==> flow/design.v <==
`timescale 1ns / 1ps
module key (
    input  wire       clk,
    input  wire       rst,
    input  wire       enable,
    input  wire [4:0] rounds,    
    input  wire [79:0] key,
    output reg  [63:0] roundk     
);
    reg [79:0] kreg;
    reg [79:0] rotated_key;
    reg [79:0] k2;
    reg [79:0] k3;
    wire [3:0] sbox_in;
    wire [3:0] sbox_out;
    sbox_1 key_sbox (
        .datain(sbox_in),
        .sbox_out(sbox_out)
    );
    assign sbox_in = rotated_key[79:76];
    always @(*) begin
        rotated_key = {kreg[18:0], kreg[79:19]};
        k2 = {sbox_out, rotated_key[75:0]};
        k3 = k2 ^ {60'b0, (rounds + 1), 15'b0};
    end
    always @(posedge clk) begin
        if (rst) begin
            kreg   <= key;           
            roundk <= key[79:16];     
        end else if (enable) begin
            kreg   <= k3;             
            roundk <= k3[79:16];
        end
    end
endmodule
`timescale 1ns / 1ps
module present_top (
    input  wire       clk,
    input  wire       rst,
    input  wire       enable,
    input  wire [63:0] plaintext,
    input  wire [79:0] key_in,
    output reg  [63:0] ciphertext,
    output reg         done
);
    reg  [63:0] state;
    wire [63:0] after_addkey;   
    wire [63:0] sbox_out;
    wire [63:0] p_layer_out;
    wire [63:0] round_key_from_keymod;
    reg  [4:0]  round_count;
    key key_sched (
        .clk(clk),
        .rst(rst),
        .enable(enable),
        .rounds(round_count),
        .key(key_in),  
        .roundk(round_key_from_keymod)
    );
    assign after_addkey = state ^ round_key_from_keymod;
    sbox_1 s0  (.datain(after_addkey[ 3: 0]), .sbox_out(sbox_out[ 3: 0]));
    sbox_1 s1  (.datain(after_addkey[ 7: 4]), .sbox_out(sbox_out[ 7: 4]));
    sbox_1 s2  (.datain(after_addkey[11: 8]), .sbox_out(sbox_out[11: 8]));
    sbox_1 s3  (.datain(after_addkey[15:12]), .sbox_out(sbox_out[15:12]));
    sbox_1 s4  (.datain(after_addkey[19:16]), .sbox_out(sbox_out[19:16]));
    sbox_1 s5  (.datain(after_addkey[23:20]), .sbox_out(sbox_out[23:20]));
    sbox_1 s6  (.datain(after_addkey[27:24]), .sbox_out(sbox_out[27:24]));
    sbox_1 s7  (.datain(after_addkey[31:28]), .sbox_out(sbox_out[31:28]));
    sbox_1 s8  (.datain(after_addkey[35:32]), .sbox_out(sbox_out[35:32]));
    sbox_1 s9  (.datain(after_addkey[39:36]), .sbox_out(sbox_out[39:36]));
    sbox_1 s10 (.datain(after_addkey[43:40]), .sbox_out(sbox_out[43:40]));
    sbox_1 s11 (.datain(after_addkey[47:44]), .sbox_out(sbox_out[47:44]));
    sbox_1 s12 (.datain(after_addkey[51:48]), .sbox_out(sbox_out[51:48]));
    sbox_1 s13 (.datain(after_addkey[55:52]), .sbox_out(sbox_out[55:52]));
    sbox_1 s14 (.datain(after_addkey[59:56]), .sbox_out(sbox_out[59:56]));
    sbox_1 s15 (.datain(after_addkey[63:60]), .sbox_out(sbox_out[63:60]));
    p_layer p_inst (
        .data_in(sbox_out),
        .data_out(p_layer_out)
    );
    always @(posedge clk) begin
        if (rst) begin
            state       <= plaintext;     
            round_count <= 0;
            done        <= 0;
            ciphertext  <= 64'h0;
        end else if (enable && !done) begin
            if (round_count < 31) begin
                state <= p_layer_out;
                round_count <= round_count + 1;
            end else begin
                ciphertext <= state ^ round_key_from_keymod;
                done <= 1;
            end
        end
    end
endmodule
module p_layer(
    input  wire [63:0] data_in,
    output reg  [63:0] data_out
);
always @(*) begin
    data_out[ 0] = data_in[ 0];
    data_out[16] = data_in[ 1];
    data_out[32] = data_in[ 2];
    data_out[48] = data_in[ 3];
    data_out[ 1] = data_in[ 4];
    data_out[17] = data_in[ 5];
    data_out[33] = data_in[ 6];
    data_out[49] = data_in[ 7];
    data_out[ 2] = data_in[ 8];
    data_out[18] = data_in[ 9];
    data_out[34] = data_in[10];
    data_out[50] = data_in[11];
    data_out[ 3] = data_in[12];
    data_out[19] = data_in[13];
    data_out[35] = data_in[14];
    data_out[51] = data_in[15];
    data_out[ 4] = data_in[16];
    data_out[20] = data_in[17];
    data_out[36] = data_in[18];
    data_out[52] = data_in[19];
    data_out[ 5] = data_in[20];
    data_out[21] = data_in[21];
    data_out[37] = data_in[22];
    data_out[53] = data_in[23];
    data_out[ 6] = data_in[24];
    data_out[22] = data_in[25];
    data_out[38] = data_in[26];
    data_out[54] = data_in[27];
    data_out[ 7] = data_in[28];
    data_out[23] = data_in[29];
    data_out[39] = data_in[30];
    data_out[55] = data_in[31];
    data_out[ 8] = data_in[32];
    data_out[24] = data_in[33];
    data_out[40] = data_in[34];
    data_out[56] = data_in[35];
    data_out[ 9] = data_in[36];
    data_out[25] = data_in[37];
    data_out[41] = data_in[38];
    data_out[57] = data_in[39];
    data_out[10] = data_in[40];
    data_out[26] = data_in[41];
    data_out[42] = data_in[42];
    data_out[58] = data_in[43];
    data_out[11] = data_in[44];
    data_out[27] = data_in[45];
    data_out[43] = data_in[46];
    data_out[59] = data_in[47];
    data_out[12] = data_in[48];
    data_out[28] = data_in[49];
    data_out[44] = data_in[50];
    data_out[60] = data_in[51];
    data_out[13] = data_in[52];
    data_out[29] = data_in[53];
    data_out[45] = data_in[54];
    data_out[61] = data_in[55];
    data_out[14] = data_in[56];
    data_out[30] = data_in[57];
    data_out[46] = data_in[58];
    data_out[62] = data_in[59];
    data_out[15] = data_in[60];
    data_out[31] = data_in[61];
    data_out[47] = data_in[62];
    data_out[63] = data_in[63];
end
endmodule
`timescale 1ns / 1ps
module sbox_1(
    input  wire [3:0] datain,
    output reg  [3:0] sbox_out
    );
    always @(*) begin
        case(datain)
            4'h0: sbox_out = 4'hC;
            4'h1: sbox_out = 4'h5;
            4'h2: sbox_out = 4'h6;
            4'h3: sbox_out = 4'hB;
            4'h4: sbox_out = 4'h9;
            4'h5: sbox_out = 4'h0;
            4'h6: sbox_out = 4'hA;
            4'h7: sbox_out = 4'hD;
            4'h8: sbox_out = 4'h3;
            4'h9: sbox_out = 4'hE;
            4'hA: sbox_out = 4'hF;
            4'hB: sbox_out = 4'h8;
            4'hC: sbox_out = 4'h4;
            4'hD: sbox_out = 4'h7;
            4'hE: sbox_out = 4'h1;
            4'hF: sbox_out = 4'h2;
            default: sbox_out = 4'h0;
        endcase
    end
endmodule
# Step by step through the tools: present_top
# The steps from the RTL of present_top to its reports follow in flow order.
# Lines are those of the file above, counted from 1.
# Operators: Yosys type, input widths -> output width; for muxes data width and select width s.
# Library cell names are shortened.
# The mark n/a stands for no value.
[design] design="present_top" clock="clk" lib="sky130hd" pvt_corner="tt_025C_1v80"

# After elaboration
# Counts by Yosys on the flattened word-level netlist (proc, flatten, opt, wreduce; memories kept). Print and check cells are left out. Cells with the same type and inputs are merged into one.
# Yosys's memory passes give these memory sizes; they may raise the number of words (mostly to a power of two), join words into wider ones and drop unused or constant bits.
[word_totals] regBits=278 latch_bits=0 ramBits=0 rom_bits=1088 clocked_rd_ports_x_width=4 n_memories=17 in_bits=147 output_inout_bits=65 elab_cells=44
[memory_table] name="(no name shown)" words=16 word_bits=4 read_ports=1 write_ports=0 line_no=175 source="case(datain)"
[memory_table] name="(no name shown)" words=16 word_bits=4 read_ports=1 write_ports=0 line_no=175
[memory_table] name="(no name shown)" words=16 word_bits=4 read_ports=1 write_ports=0 line_no=175
[memory_table] name="(no name shown)" words=16 word_bits=4 read_ports=1 write_ports=0 line_no=175
[memory_table] name="(no name shown)" words=16 word_bits=4 read_ports=1 write_ports=0 line_no=175
[memory_table] name="(no name shown)" words=16 word_bits=4 read_ports=1 write_ports=0 line_no=175
# Memories not listed: 11.
[classes] add_sub_neg=1 n_mul=0 n_div=0 cmp=1 n_eq=0 shifts=0 n_mux=8 logic=3 reduce_and_logical=8
[ops] operator="$mux 64" n=5
[ops] operator="$mux 80" n=2
[ops] operator="$xor 80x47->80" n=1
[ops] operator="$xor 64x64->64" n=1
[ops] operator="$reduce_and 2->1" n=3
[ops] operator="$reduce_bool 2->1" n=3
[ops] operator="$add 5x1->6 const B" n=1
[ops] operator="$lt 5x5->1 const B" n=1
[ops] operator="$mux 4" n=1
[ops] operator="$logic_and 1x1->1" n=1
[ops] operator="$not 1->1" n=1
[ops] operator="$logic_not 1->1" n=1

# Logic depth
# Longest topological path by Yosys (ltp), each cell counted once; first at word level (registers and memories cut), then after technology mapping (sequential cells cut; the memories' decode and read muxes count).
[depth] depth_word=5 ABC_AREA=0 depth_mapped=9 ltp_nobuf=9

# Netlist
# Source: synth_stat.txt of the flow (Yosys; design flattened, memories mapped). It holds for the ABC_AREA given above (unset counts as 0); a run with the other value may have another netlist.
# The area totals of this step are shown rounded.
[synth_totals] cell_count=970 yosys_area_um2=12000 seq_area_um2=5800 ff_cells=218 buffers=42
[types] cell_type="edfxtp_1" n=144 type_area_um2=4.32E+03
[types] cell_type="dfxtp_1" n=74 type_area_um2=1.48E+03
[types] cell_type="mux2_2" n=107 type_area_um2=1.2E+03
[types] cell_type="ha_1" n=86 type_area_um2=1.08E+03
[types] cell_type="mux4_2" n=31 type_area_um2=698.17
[types] cell_type="xor2_1" n=51 type_area_um2=446.678
[types] cell_type="xnor2_1" n=50 type_area_um2=437.92
[types] cell_type="mux2i_1" n=41 type_area_um2=410.394
[types] cell_type="a211oi_1" n=51 type_area_um2=382.867
[types] cell_type="nor2_1" n=82 type_area_um2=307.795
[types] cell_type="o21ai_0" n=47 type_area_um2=235.226
[types] cell_type="inv_1" n=52 type_area_um2=195.187
[types] cell_type="nand2_1" n=51 type_area_um2=191.434
[types] cell_type="a21oi_1" n=28 type_area_um2=140.134
[types] cell_type="clkbuf_1" n=24 type_area_um2=90.086
[types] cell_type="nor3_1" n=17 type_area_um2=85.082
[types] cell_type="buf_2" n=10 type_area_um2=50.048
[types] cell_type="nand3_1" n=5 type_area_um2=25.024
# Other cell types: 14; their cells: 19.
# The figures by module come from a second, unflattened synthesis with its own total; it is not the netlist above.
[unflattened] cells_unflattened=1142 hier_area_um2=14000
# Rows give one instance, submodules left out.
[modules] module="present_top" instances=1 cells=517 mod_area_um2=6400 mod_seq_area_um2=3300
[modules] module="key" instances=1 cells=255 mod_area_um2=4100 mod_seq_area_um2=2400
[modules] module="sbox_1" instances=17 cells=18 mod_area_um2=190 mod_seq_area_um2=0.0
[modules] module="p_layer" instances=1 cells=64 mod_area_um2=480 mod_seq_area_um2=0.0

# Worst setup path after synthesis
# OpenSTA on the mapped netlist: ideal clock, no wires. The path of least setup slack (recovery checks aside). Input and output delay are each 20% of the period. Register names are those of the netlist, which keeps one name where synthesis merged equal registers.
[synth_path] path_kind="input -> register" from="input rst" to="register key_sched.kreg[0]" clock_period_ps=5530 in_delay_ps=1106 setup_ps=796 t_first_pin_ps=1106 arrival_ps=3374 t_required_ps=4734 path_slack_ps=1360 path_delay_ps=3064 stages=5 n_path_buf=3 period_less_setup_slack_ps=4170
# "path_delay_ps" is the arrival time less input delay plus setup time.
# "stages": output pins that drive a net of the path, with the launching flip-flop's if there is one; two outputs of one cell count as two.
# "period_less_setup_slack_ps" is the clock period less the worst setup slack; recovery checks do not enter. This is arithmetic on one report: input and output delays are still those of the set period (20% each).
# Between the ends stands the longest chain of elaborated cells between them, by number of cells; it is not shown to be the way that was timed. Of several equally long chains one is given.
# Each line given opens the expression or statement behind the cell; cells for indexed reads and writes are added by Yosys, which also makes memories of some case tables.
# The path ends at the enable pin of a flip-flop; only ways to that pin are counted.
[synth_via] cell_sequence="clkbuf_1 > inv_1 > clkbuf_1 > clkbuf_1 > nand2_1" elab_chain_len=1 cells_between=1 lines_between=0 classes_between="1 x reduce/logical"
[synth_rtl] item="start: declaration" line_no=39 source="input  wire       rst,"
[synth_rtl] item="$reduce_bool 2->1"
[synth_rtl] item="end: assignment" line_no=28 source="kreg   <= key;"
[synth_rtl] item="end: assignment" line_no=31 source="kreg   <= k3;"
[synth_rtl] item="end: declaration" line_no=10 source="reg [79:0] kreg;"

# Worst path after layout
# Path of least setup slack in the final report of job 2 (OpenROAD, finished layout, wires in). Where an end is a register, its clock arrival counts in the times.
# The report prints the path's times to 10 ps; the period is as set.
[layout_path] path_kind="input -> register" from="input enable" to="register state[7]" clock_period_ps=6810 in_delay_ps=1360 setup_ps=360 t_first_pin_ps=1360 arrival_ps=3790 t_required_ps=6970 path_slack_ps=3180 stages=6 n_path_buf=2
# Between the ends stands the longest chain of elaborated cells between them, by number of cells; it is not shown to be the way that was timed. Of several equally long chains one is given.
# The path ends at the enable pin of a flip-flop; only ways to that pin are counted.
[layout_via] cell_sequence="clkdlybuf4s50_1 > inv_1 > nor2_1 > nand2_1 > nand2_2 > buf_4" elab_chain_len=3 cells_between=3 lines_between=1 classes_between="3 x reduce/logical"
[layout_rtl] item="start: declaration" line_no=40 source="input  wire       enable,"
[layout_rtl] item="$logic_and 1x1->1" line_no=87 source="end else if (enable && !done) begin"
[layout_rtl] item="$reduce_bool 2->1"
[layout_rtl] item="$reduce_and 2->1"
[layout_rtl] item="end: assignment" line_no=83 source="state       <= plaintext;"
[layout_rtl] item="end: assignment" line_no=89 source="state <= p_layer_out;"
[layout_rtl] item="end: declaration" line_no=46 source="reg  [63:0] state;"

# Top module present_top; platform sky130hd; tools Yosys and OpenROAD; 2 stored runs in no particular order. Input and output delays are each 20% of the period that was set; the output load is 0.01 pF.
# By "achieved_clock_period_ps" is meant the clock period of the run minus its worst setup slack. This is arithmetic on one report: input and output delays are still those of the set period (20% each).
# "worst_path_ps" is the time allowed to the run's worst setup path (the clock period less input and output delay, where it has them) less its slack. Clock arrival times count: a late capture clock shortens it, a late launch clock lengthens it.
# "power.total_uw" rests on the timing tool's default activity at the inputs, not on a simulated workload.
# "worst_path_ps" is given in steps of 10 ps.
# The measured numbers are rounded.
run="job 1" settings period_ns=5.43 CORE_UTILIZATION=72 SETUP_SLACK_MARGIN=0.47 PLACE_DENSITY_LB_ADDON=0.27 CELL_PAD_IN_SITES_DETAIL_PLACEMENT=2 CTS_CLUSTER_SIZE=49 SLEW_MARGIN=30 CAP_MARGIN=20 CORE_MARGIN=2
run="job 1" outcome="did not finish, placement stopped with a tool error"
run="job 2" settings period_ns=6.81 CAP_MARGIN=20 CORE_MARGIN=2 CORE_UTILIZATION=40 SLEW_MARGIN=20
run="job 2" results yosys.chip_area_um2=12000 design_die_area_um2=31000 cell_area_final_um2=15000 final_util_frac=0.52 final_setup_ws_ps=3200 timing.setup.tns_ps=0 hold_ws_ps=490 power.total_uw=5900 achieved_clock_period_ps=3631 worst_path_ps=2270 worst_setup_path_type="input -> register"
